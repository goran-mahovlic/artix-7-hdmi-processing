==> flow/design.v <==
module tmds_decoder (
  input clk, 
  input [9:0] datain,
  output reg  de,     
  output reg [7:0] tmdsout, output reg [1:0] ctrl);
  parameter CRTPAR0 =10'b1101010100;
  parameter CRTPAR1 =10'b0010101011;
  parameter CRTPAR2 =10'b0101010100;
  parameter CRTPAR3 =10'b1010101011;
  wire [7:0] data;
  assign data = (datain[9]) ? ~datain[7:0] : datain[7:0]; 
  always @ (posedge clk)
	begin
			if(datain==CRTPAR0) begin
				  ctrl[0] <= 1'b0;
				  ctrl[1]<= 1'b0;
				  de <= 1'b0;
			end else if (datain==CRTPAR1) begin
				  ctrl[0] <= 1'b1;
				  ctrl[1] <= 1'b0;
				  de <= 1'b0;
			end else if (datain==CRTPAR2) begin
				  ctrl[0] <= 1'b0;
				  ctrl[1] <= 1'b1;
				  de <= 1'b0;
			end else if (datain==CRTPAR3) begin
				  ctrl[0] <= 1'b1;
				  ctrl[1] <= 1'b1;
				  de <= 1'b0;
			end else begin 
				  tmdsout[0] <= data[0];
				  tmdsout[1] <= (datain[8]) ? (data[1] ^ data[0]) : (data[1] ~^ data[0]);
				  tmdsout[2] <= (datain[8]) ? (data[2] ^ data[1]) : (data[2] ~^ data[1]);
				  tmdsout[3] <= (datain[8]) ? (data[3] ^ data[2]) : (data[3] ~^ data[2]);
				  tmdsout[4] <= (datain[8]) ? (data[4] ^ data[3]) : (data[4] ~^ data[3]);
				  tmdsout[5] <= (datain[8]) ? (data[5] ^ data[4]) : (data[5] ~^ data[4]);
				  tmdsout[6] <= (datain[8]) ? (data[6] ^ data[5]) : (data[6] ~^ data[5]);
				  tmdsout[7] <= (datain[8]) ? (data[7] ^ data[6]) : (data[7] ~^ data[6]);
				  de <= 1'b1;
			end  
	end
endmodule
* Tool chain data of tmds_decoder
What the tools print for tmds_decoder, step after step.
Lines are those of the file above, counted from 1.
Operators: Yosys type, input widths -> output width; for muxes data width and select width s.
Library cell names are shortened.
The mark -- stands for no value.
- Top module :: tmds_decoder
- Clock :: clk
- Cell library :: sky130hd
- Library corner :: tt_025C_1v80

* After elaboration
Counts by Yosys on the flattened word-level netlist (proc, flatten, opt, wreduce; memories kept). Register bits leave out memories and registers merged into their read ports (data or address). Print and check cells are left out. Cells with the same type and inputs are merged into one.
- Add/sub/neg operators :: 0
- $mul :: 0
- Divide/modulo/power cells :: 0
- Order comparisons :: 0
- Equal/unequal tests :: 4
- Shift-type cells :: 0
- Muxes and demuxes :: 13
- Bitwise operators :: 19
- Reduce/logical cells :: 5
** Operators with widths (count)
- $eq 10x10->1 const B :: 2
- $mux 1 :: 12
- $eq 10x8->1 const B :: 1
- $eq 10x9->1 const B :: 1
- $not 8->8 :: 1
- $mux 8 :: 1
- $xnor 1x1->1 :: 7
- $xor 1x1->1 :: 7
- $not 1->1 :: 4
- $reduce_and 4->1 :: 1
- $reduce_bool 3->1 :: 1
- $reduce_or 3->1 :: 1
- $reduce_bool 2->1 :: 1
- $reduce_or 2->1 :: 1
- Flip-flop bits (word level) :: 11
- Latch bits :: 0
- Memory bits (writable) :: 0
- ROM bits :: 0
- Word width x clocked read ports :: 0
- Memory cells :: 0
- Bits of input ports :: 11
- Word-level cells :: 52

* Longest topological paths
Longest topological path by Yosys (ltp), each cell counted once; first at word level (registers and memories cut), then after technology mapping (sequential cells cut; the memories' decode and read muxes count).
- Word-level depth :: 4
- ABC_AREA :: 0
- Depth in mapped cells :: 5

* Netlist
Yosys stat after the flow's synthesis: flattened, memories mapped to cells. It holds for the ABC_AREA given above (unset counts as 0); a run with the other value may have another netlist.
The area totals of this step are shown rounded.
- Standard cells after synthesis :: 47
- Synthesis area :: 0.000573 mm²
- Sequential part of the area :: 0.0003 mm²
- Flip-flops :: 11
- Buffer cells :: 1
** Cells by type
- edfxtp_1 :: count 8, total area 240.23 µm²
- dfxtp_1 :: count 3, total area 60.058 µm²
- xnor2_1 :: count 6, total area 52.55 µm²
- ha_1 :: count 4, total area 50.048 µm²
- xor2_1 :: count 5, total area 43.792 µm²
- inv_1 :: count 5, total area 18.768 µm²
- or4_1 :: count 2, total area 15.014 µm²
- buf_6 :: count 1, total area 11.261 µm²
- nor3_1 :: count 2, total area 10.01 µm²
- o21ba_2 :: count 1, total area 10.01 µm²
- or2_4 :: count 1, total area 8.758 µm²
- nand3b_1 :: count 1, total area 7.507 µm²
- nor2_1 :: count 2, total area 7.507 µm²
- o211ai_1 :: count 1, total area 7.507 µm²
- o31ai_1 :: count 1, total area 7.507 µm²
- nand2b_1 :: count 1, total area 6.256 µm²
- nand4_1 :: count 1, total area 6.256 µm²
- nor4_1 :: count 1, total area 6.256 µm²
- nand2_1 :: count 1, total area 3.754 µm²

* Timing after synthesis
OpenSTA on the mapped netlist: ideal clock, no wires. The path of least setup slack (recovery checks aside). Input and output delay are each 20% of the period. Register names are those of the netlist, which keeps one name where synthesis merged equal registers.
- Kind :: input to register
- Start :: input port datain[0]
- End :: register tmdsout[0]
- Period :: 1.39 ns
- Setup time :: 0.370 ns
- Time at the first pin :: 0.278 ns
- Arrival :: 1.050 ns
- Slack :: -0.031 ns
- Delay of the path :: 1.142 ns
- Stages :: 5
- Period reached after synthesis :: 1.421 ns
"delay of the path" is the arrival time less input delay plus setup time.
"stages": output pins that drive a net of the path, with the launching flip-flop's if there is one; two outputs of one cell count as two.
"period reached after synthesis" = period - worst setup slack (recovery checks aside). The figure is calculated, with input and output delays left at 20% of the set period.
Between the ends stands the longest chain of elaborated cells between them, by number of cells; it is not shown to be the way that was timed. Of several equally long chains one is given.
A line is the first line of the expression or statement that the cell stems from. Yosys adds cells for indexed reads and writes and turns some case tables into memories.
Only ways into the end's enable, where the timed path ends, are counted here.
- Path through :: inv_1 -> ha_1 -> nand4_1 -> nor3_1 -> nor2_1
- Cells in the longest elaborated chain :: 3
- Elaborated cells on any way between the ends :: 9
- RTL lines with such cells :: 4
- Those cells by class :: eq/ne: 4; logic: 4; reduce/logical: 1
** RTL lines, path post-synthesis
- from (decl) :: line 3 : input [9:0] datain,
- $eq 10x10->1 :: line 14 : if(datain==CRTPAR0) begin
- $not 1->1
- $reduce_and 4->1
- to (assign) :: line 31 : tmdsout[0] <= data[0];
- to (decl) :: line 5 : output reg [7:0] tmdsout, output reg [1:0] ctrl);

* Worst path after layout
Path of least setup slack in the final report of run A (OpenROAD, finished layout, wires in). Where an end is a register, its clock arrival counts in the times.
- Kind :: input to register
- Start :: input port datain[1]
- End :: register tmdsout[2]
- Period :: 2.26 ns
- Setup time :: 0.36 ns
- Time at the first pin :: 0.45 ns
- Arrival :: 1.84 ns
- Slack :: 0.30 ns
- Stages :: 6
Between the ends stands the longest chain of elaborated cells between them, by number of cells; it is not shown to be the way that was timed. Of several equally long chains one is given.
Only ways into the end's enable, where the timed path ends, are counted here.
- Path through :: clkdlybuf4s50_1 -> inv_1 -> ha_1 -> nand4_1 -> nor3_1 -> nor2_2
- Cells in the longest elaborated chain :: 3
- Elaborated cells on any way between the ends :: 9
- RTL lines with such cells :: 4
- Those cells by class :: eq/ne: 4; logic: 4; reduce/logical: 1
** RTL lines, path after layout
- from (decl) :: line 3 : input [9:0] datain,
- $eq 10x10->1 :: line 14 : if(datain==CRTPAR0) begin
- $not 1->1
- $reduce_and 4->1
- to (assign) :: line 33 : tmdsout[2] <= (datain[8]) ? (data[2] ^ data[1]) : (data[2] ~^ data[1]);
- to (decl) :: line 5 : output reg [7:0] tmdsout, output reg [1:0] ctrl);

Design tmds_decoder on sky130hd. What follows are 2 stored runs of the flow, each under its own settings; their order means nothing. The constraints put input and output delay at 20% of the set period each and load the outputs with 0.01 pF.
"worst setup path time": the worst setup path's part of the clock period (all of it between registers, 20% less for each end at a port) less its slack. A launch clock that arrives late makes it longer, a capture clock that arrives late makes it shorter.
The results are shown rounded.

** Run A
- Settings :: period_ns=2.26; CORE_UTILIZATION=15; PLACE_DENSITY_LB_ADDON=0.06; HOLD_SLACK_MARGIN=-0.09; CORE_ASPECT_RATIO=0.93; GPL_ROUTABILITY_DRIVEN=1; SLEW_MARGIN=0; MAX_ROUTING_LAYER=met4; CAP_MARGIN=20; CORE_MARGIN=2
- Setup slack of the worst path :: 0.297 ns
- Standard-cell area after routing :: 0.000975 mm²
- Worst setup path time :: 1.51 ns
- Worst setup path kind :: input to register
- Die outline area :: 0.00433 mm²
- Synthesis area :: 0.000573 mm²
- Smallest hold slack :: 0.488 ns

** Run B
- Settings :: period_ns=1.52; CAP_MARGIN=20; CORE_MARGIN=2; CORE_UTILIZATION=40; SLEW_MARGIN=20
- Smallest hold slack :: 0.515 ns
- Worst setup path time :: 1.17 ns
- Worst setup path kind :: register to output
- Standard-cell area after routing :: 0.00098 mm²
- Die outline area :: 0.00175 mm²
- Synthesis area :: 0.000573 mm²
- Setup slack of the worst path :: 0.047 ns
